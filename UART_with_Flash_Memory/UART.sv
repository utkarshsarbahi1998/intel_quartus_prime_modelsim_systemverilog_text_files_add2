==> flow/design.v <==
module UART (clock, reset_key, Seven_Segment_Display_0, Seven_Segment_Display_1, LED_Display, UART_Receiver_RS_232);
input clock, UART_Receiver_RS_232; input [3:0] reset_key;
output logic [6:0] Seven_Segment_Display_0, Seven_Segment_Display_1; output logic [7:0] LED_Display;
parameter DATA_WIDTH = 4'd8;
logic receiving_flag, received_flag; logic [(DATA_WIDTH - 1'd1):0] received_data; wire reset = ~reset_key[0];
assign LED_Display[6] = receiving_flag;
assign LED_Display[3] = received_flag;
Receiver_RS_232 final_module (.clock (clock), .reset (reset), .serial_data_in (UART_Receiver_RS_232), .receiving_flag (receiving_flag), .received_flag (received_flag), 
.received_data (received_data));
Seven_Segment_Display SSD_0 (received_data[3:0], Seven_Segment_Display_0); 
Seven_Segment_Display SSD_1 (received_data[7:4], Seven_Segment_Display_1);
endmodule
module Receiver_RS_232 (clock, reset, serial_data_in, receiving_flag, received_flag, received_data);
parameter BAUD_COUNT = 9'd434; parameter DATA_WIDTH = 4'd8; parameter TOTAL_DATA_WIDTH = DATA_WIDTH + 2'd2;
input clock, reset, serial_data_in;
output logic receiving_flag, received_flag; output logic [(DATA_WIDTH - 1'd1):0] received_data;
logic bits_received_flag, previous_receiving_flag, baud_clock; logic [(TOTAL_DATA_WIDTH - 1'd1):0]	shift_register_data_in;
Baud_Counter Receiver_RS_232_Baud_Counter (.clock (clock), .reset (reset), .reset_counter (~receiving_flag), .baud_clock_rising_edge (), .baud_clock_falling_edge (baud_clock),
.bits_done_flag (bits_received_flag));
defparam Receiver_RS_232_Baud_Counter.BAUD_COUNT= BAUD_COUNT, Receiver_RS_232_Baud_Counter.DATA_WIDTH= DATA_WIDTH;
always_ff @ (posedge clock)
begin
if (reset)
receiving_flag <= 1'b0;
else if (bits_received_flag)
receiving_flag <= 1'b0;
else if (!serial_data_in)
receiving_flag <= 1'b1;
end
always_ff @ (posedge clock)
begin
if (reset)
shift_register_data_in <= {TOTAL_DATA_WIDTH{1'b0}};
else if (baud_clock)	
shift_register_data_in <= {serial_data_in, shift_register_data_in[(TOTAL_DATA_WIDTH - 1'd1):1]};
end
always_ff @ (posedge clock)
begin
previous_receiving_flag <= receiving_flag;
if (receiving_flag)
received_flag <= 1'b0;
else if (previous_receiving_flag)
begin
received_flag <= 1'b1;
received_data <= shift_register_data_in[DATA_WIDTH:1];
end
end
endmodule
module Baud_Counter (clock, reset, reset_counter, baud_clock_rising_edge, baud_clock_falling_edge, bits_done_flag);
input clock, reset, reset_counter;
output logic baud_clock_rising_edge, baud_clock_falling_edge, bits_done_flag;
parameter BAUD_COUNTER_WIDTH = 4'd9; parameter BAUD_COUNT = 9'd434; parameter BAUD_TICK_COUNT = BAUD_COUNT - 1'd1; parameter HALF_BAUD_TICK_COUNT = BAUD_COUNT / 2'd2;
parameter DATA_WIDTH = 4'd8; parameter TOTAL_DATA_WIDTH = DATA_WIDTH + 2'd2;
logic [3:0] bit_counter; logic [(BAUD_COUNTER_WIDTH - 1'd1):0] baud_counter;
always_ff @ (posedge clock)
begin
if (reset)
baud_counter <= {BAUD_COUNTER_WIDTH{1'b0}};
else if (reset_counter)
baud_counter <= {BAUD_COUNTER_WIDTH{1'b0}};
else if (baud_counter == BAUD_TICK_COUNT)
baud_counter <= {BAUD_COUNTER_WIDTH{1'b0}};
else
baud_counter <= baud_counter + 1'b1;
end
always_ff @ (posedge clock)
begin
if (reset)
baud_clock_rising_edge <= 1'b0;
else if (baud_counter == BAUD_TICK_COUNT)
baud_clock_rising_edge <= 1'b1;
else
baud_clock_rising_edge <= 1'b0;
end
always_ff @ (posedge clock)
begin
if (reset)
baud_clock_falling_edge <= 1'b0;
else if (baud_counter == HALF_BAUD_TICK_COUNT)
baud_clock_falling_edge <= 1'b1;
else
baud_clock_falling_edge <= 1'b0;
end
always_ff @ (posedge clock)
begin
if (reset)
bit_counter <= 4'b0;
else if (reset_counter)
bit_counter <= 4'b0;
else if (bit_counter == TOTAL_DATA_WIDTH)
bit_counter <= 4'b0;
else if (baud_counter == BAUD_TICK_COUNT)
bit_counter <= bit_counter + 1'b1;
end
always_ff @ (posedge clock)
begin
if (reset)
bits_done_flag <= 1'b0;
else if (bit_counter == TOTAL_DATA_WIDTH)
bits_done_flag <= 1'b1;
else
bits_done_flag <= 1'b0;
end
endmodule
module Seven_Segment_Display (input_digit, output_display);
input [3:0] input_digit;
output logic [6:0] output_display;
always_comb
begin
case (input_digit)
4'h0: output_display = 7'b1000000;
4'h1: output_display = 7'b1111001; 	
4'h2: output_display = 7'b0100100; 	
4'h3: output_display = 7'b0110000; 	
4'h4: output_display = 7'b0011001; 	
4'h5: output_display = 7'b0010010; 	
4'h6: output_display = 7'b0000010; 	
4'h7: output_display = 7'b1111000;	
4'h8: output_display = 7'b0000000; 	
4'h9: output_display = 7'b0010000;
4'hA: output_display = 7'b0001000;
4'hb: output_display = 7'b0000011;
4'hC: output_display = 7'b1000110;
4'hd: output_display = 7'b0100001;
4'hE: output_display = 7'b0000110;
4'hF: output_display = 7'b0001110;
endcase
end
endmodule
* Reports on UART
The steps from the RTL of UART to its reports follow in flow order.
Lines are those of the file above, counted from 1.
Operators carry their Yosys type and port widths (W data, S select, Z words).
Cell names lack the library's common part.
Not given: --
- Top module :: UART
- Clock port :: clock
- Library :: sky130hd
- Library corner :: tt_025C_1v80

* Elaborated design
Counts by Yosys on the flattened word-level netlist (proc, flatten, opt, wreduce; memories kept). Print and check cells are left out. Cells with the same type and inputs are merged into one.
Memory sizes are those after Yosys's memory passes, which may raise the word count (mostly to a power of two), join words into wider ones and drop unused or constant bits.
- Input port bits :: 6
- Memory cells :: 2
- Word width x clocked read ports :: 14
- ROM bits :: 224
- Bits in registers :: 36
- Output and inout bits :: 22
- Equal/unequal tests :: 3
- Bitwise operators :: 2
- Reduce/logical cells :: 4
- Add/subtract/negate cells :: 2
- Muxes and demuxes :: 4
** Memory list
- (name not given) :: depth 16, bits a word 7, rd ports 1, write ports 0, RTL line 110 : case (input_digit)
- (name not given) :: depth 16, bits a word 7, rd ports 1, write ports 0, RTL line 110
** Operators by type and width (number)
- $add A9 B1 Y9 const B :: 1
- $eq A9 B8 Y1 const B :: 1
- $eq A9 B9 Y1 const B :: 1
- $mux W4 :: 2
- $reduce_or A3 Y1 :: 2
- $add A4 B1 Y4 const B :: 1
- $eq A4 B4 Y1 const B :: 1
- $not A1 Y1 :: 2
- $reduce_and A2 Y1 :: 1
- $reduce_or A2 Y1 :: 1
- $mux W1 :: 2

* Logic depth
Longest topological path by Yosys (ltp), each cell counted once; first at word level (registers and memories cut), then after technology mapping (sequential cells cut; the memories' decode and read muxes count).
- Word-level depth :: 3
- ABC_AREA :: 0
- Mapped depth :: 10
- Gate-level depth less buffers :: 7

* Mapped cells and area
Source: synth_stat.txt of the flow (Yosys; design flattened, memories mapped). It holds for the ABC_AREA given above (unset counts as 0); a run with the other value may have another netlist.
The area totals of this step are shown rounded.
** Cells by type (number)
- dfxtp_1 :: 41
- edfxtp_1 :: 8
- ha_1 :: 16
- mux2i_1 :: 19
- buf_4 :: 10
- nor2_1 :: 19
- nor2b_1 :: 10
- xnor2_1 :: 7
- xor2_1 :: 7
- nand3_1 :: 11
- inv_1 :: 11
- o22ai_1 :: 6
- o21ai_0 :: 7
- mux2_2 :: 3
- nand2_1 :: 9
- and3_1 :: 5
- nor3b_1 :: 4
- mux2i_2 :: 2
Not listed: further types 23, cells in them 43.
- Flip-flop cells :: 49
- Chip area (Yosys) :: 2430 um^2
- Buffer cells :: 16
- Cells in the netlist :: 238
The figures by module come from a second, unflattened synthesis with its own total; it is not the netlist above.
- Cells (unflattened synthesis) :: 197
- Area (unflattened synthesis) :: 1970 um^2
Rows give one instance, submodules left out.
** By module
- Baud_Counter #(BAUD_COUNT=434, DATA_WIDTH=8) :: times used 1, area 708 um^2, cells 78, seq. area 320 um^2
- Receiver_RS_232 :: times used 1, area 646 um^2, cells 45, seq. area 480 um^2
- Seven_Segment_Display :: times used 2, area 275 um^2, cells 32, seq. area 0.0 um^2
- UART :: times used 1, area 67.6 um^2, cells 10, seq. area 0.0 um^2

* Timing after synthesis
Source: OpenSTA report_checks on the synthesized netlist (no wires, ideal clock, input and output delay 20% of the period each), path of least setup slack; recovery checks are left aside. Register names are those of the netlist, which keeps one name where synthesis merged equal registers.
- Kind :: register to register
- From :: register final_module.receiving_flag
- To :: register (no name shown)
- Clock period :: 2.78 ns
- Launch time at the first pin :: 0.000 ns
- Arrival time :: 1.999 ns
- Library setup time :: 0.134 ns
- Driving pins on the path :: 9
- Delay of the path :: 2.133 ns
- Slack :: 0.646 ns
- Synthesis period reached :: 2.134 ns
"delay of the path" = arrival - input delay + setup time.
"driving pins on the path" counts driving pins, that of a launching flip-flop among them; a cell with two outputs on the path counts twice.
"synthesis period reached" = period - worst setup slack (recovery checks aside). The figure is calculated, with input and output delays left at 20% of the set period.
Between the ends stands the longest chain of elaborated cells between them, by number of cells; it is not shown to be the way that was timed. Of several equally long chains one is given.
A line is the first line of the expression or statement that the cell stems from. Yosys adds cells for indexed reads and writes and turns some case tables into memories.
A register here has more assigning lines than the two given.
- Path through :: dfxtp_1 -> nand2b_1 -> buf_6 -> buf_6 -> buf_2 -> mux2i_1 -> ha_1 -> a221oi_1 -> o22ai_1
- Length of the longest elaborated chain :: 3
- Elaborated cells on any way between the ends :: 3
- Those cells by class :: 1 x mux; 1 x logic; 1 x reduce/logical
** RTL lines, path after synthesis
- from (decl) :: RTL line 16 : output logic receiving_flag, received_flag; output logic [(DATA_WIDTH - 1'd1):0] received_data;
- from (assign) :: RTL line 24 : receiving_flag <= 1'b0;
- from (assign) :: RTL line 26 : receiving_flag <= 1'b0;
- $not A1 Y1
- $reduce_and A2 Y1
- $mux W4

* Path in the finished layout
Path of least setup slack in the final report of flow run 1 (OpenROAD, finished layout, wires in). Where an end is a register, its clock arrival counts in the times.
- Kind :: register to register
- From :: register final_module.receiving_flag
- To :: register (no name shown)
- Clock period :: 2.66 ns
- Driving pins on the path :: 7
- Launch time at the first pin :: 0.30 ns
- Slack :: 0.52 ns
- Library setup time :: 0.12 ns
- Arrival time :: 2.33 ns
Between the ends stands the longest chain of elaborated cells between them, by number of cells; it is not shown to be the way that was timed. Of several equally long chains one is given.
A register here has more assigning lines than the two given.
- Path through :: dfxtp_1 -> nand2b_1 -> mux2_2 -> inv_1 -> ha_1 -> a221oi_1 -> o22ai_1
- Length of the longest elaborated chain :: 3
- Elaborated cells on any way between the ends :: 3
- Those cells by class :: 1 x mux; 1 x logic; 1 x reduce/logical
** RTL lines, path post-layout
- from (decl) :: RTL line 16 : output logic receiving_flag, received_flag; output logic [(DATA_WIDTH - 1'd1):0] received_data;
- from (assign) :: RTL line 24 : receiving_flag <= 1'b0;
- from (assign) :: RTL line 26 : receiving_flag <= 1'b0;
- $not A1 Y1
- $reduce_and A2 Y1
- $mux W4

Settings and measured results of 2 stored flow runs for module UART (sky130hd), not sorted in any way. The constraints put input and output delay at 20% of the set period each and load the outputs with 0.01 pF.
By "critical path time" is meant the share of the clock period that the worst setup path is allowed (20% is reserved at inputs, 20% at outputs), minus its slack. Clock arrival times at its registers enter into it.
By "power consumption" is meant OpenSTA's value without simulated activity: inputs other than the clock are taken to toggle once in ten clock periods, and the tool carries that through the logic.
The measured numbers are rounded.

** Flow run 1
- Settings :: period_ns=2.66; CORE_UTILIZATION=46; CAP_MARGIN=20; CORE_MARGIN=2; SLEW_MARGIN=20
- Chip area in the Yosys report :: 2430 um^2
- Die size :: 5870 um^2
- Standard-cell area after layout :: 2750 um^2
- Setup slack of the critical path :: 0.516 ns
- Setup TNS :: 0.000 ns
- Lowest hold slack :: 0.392 ns
- Power consumption :: 1530 µW
- Critical path time :: 2.14 ns
- Worst setup path type :: register to register

** Flow run 2
- Settings :: period_ns=2.41; CORE_UTILIZATION=55; SETUP_SLACK_MARGIN=0.45; CELL_PAD_IN_SITES_DETAIL_PLACEMENT=0; GPL_TIMING_DRIVEN=1; GPL_ROUTABILITY_DRIVEN=1; CTS_CLUSTER_SIZE=64; CTS_CLUSTER_DIAMETER=302; CAP_MARGIN=15; MIN_ROUTING_LAYER=met2; MAX_ROUTING_LAYER=met4; CORE_MARGIN=2; SLEW_MARGIN=20
- Chip area in the Yosys report :: 2430 um^2
- Die size :: 4960 um^2
- Standard-cell area after layout :: 2770 um^2
- Setup slack of the critical path :: 0.603 ns
- Setup TNS :: 0.000 ns
- Lowest hold slack :: 0.402 ns
- Power consumption :: 1690 µW
- Critical path time :: 1.81 ns
- Worst setup path type :: register to register
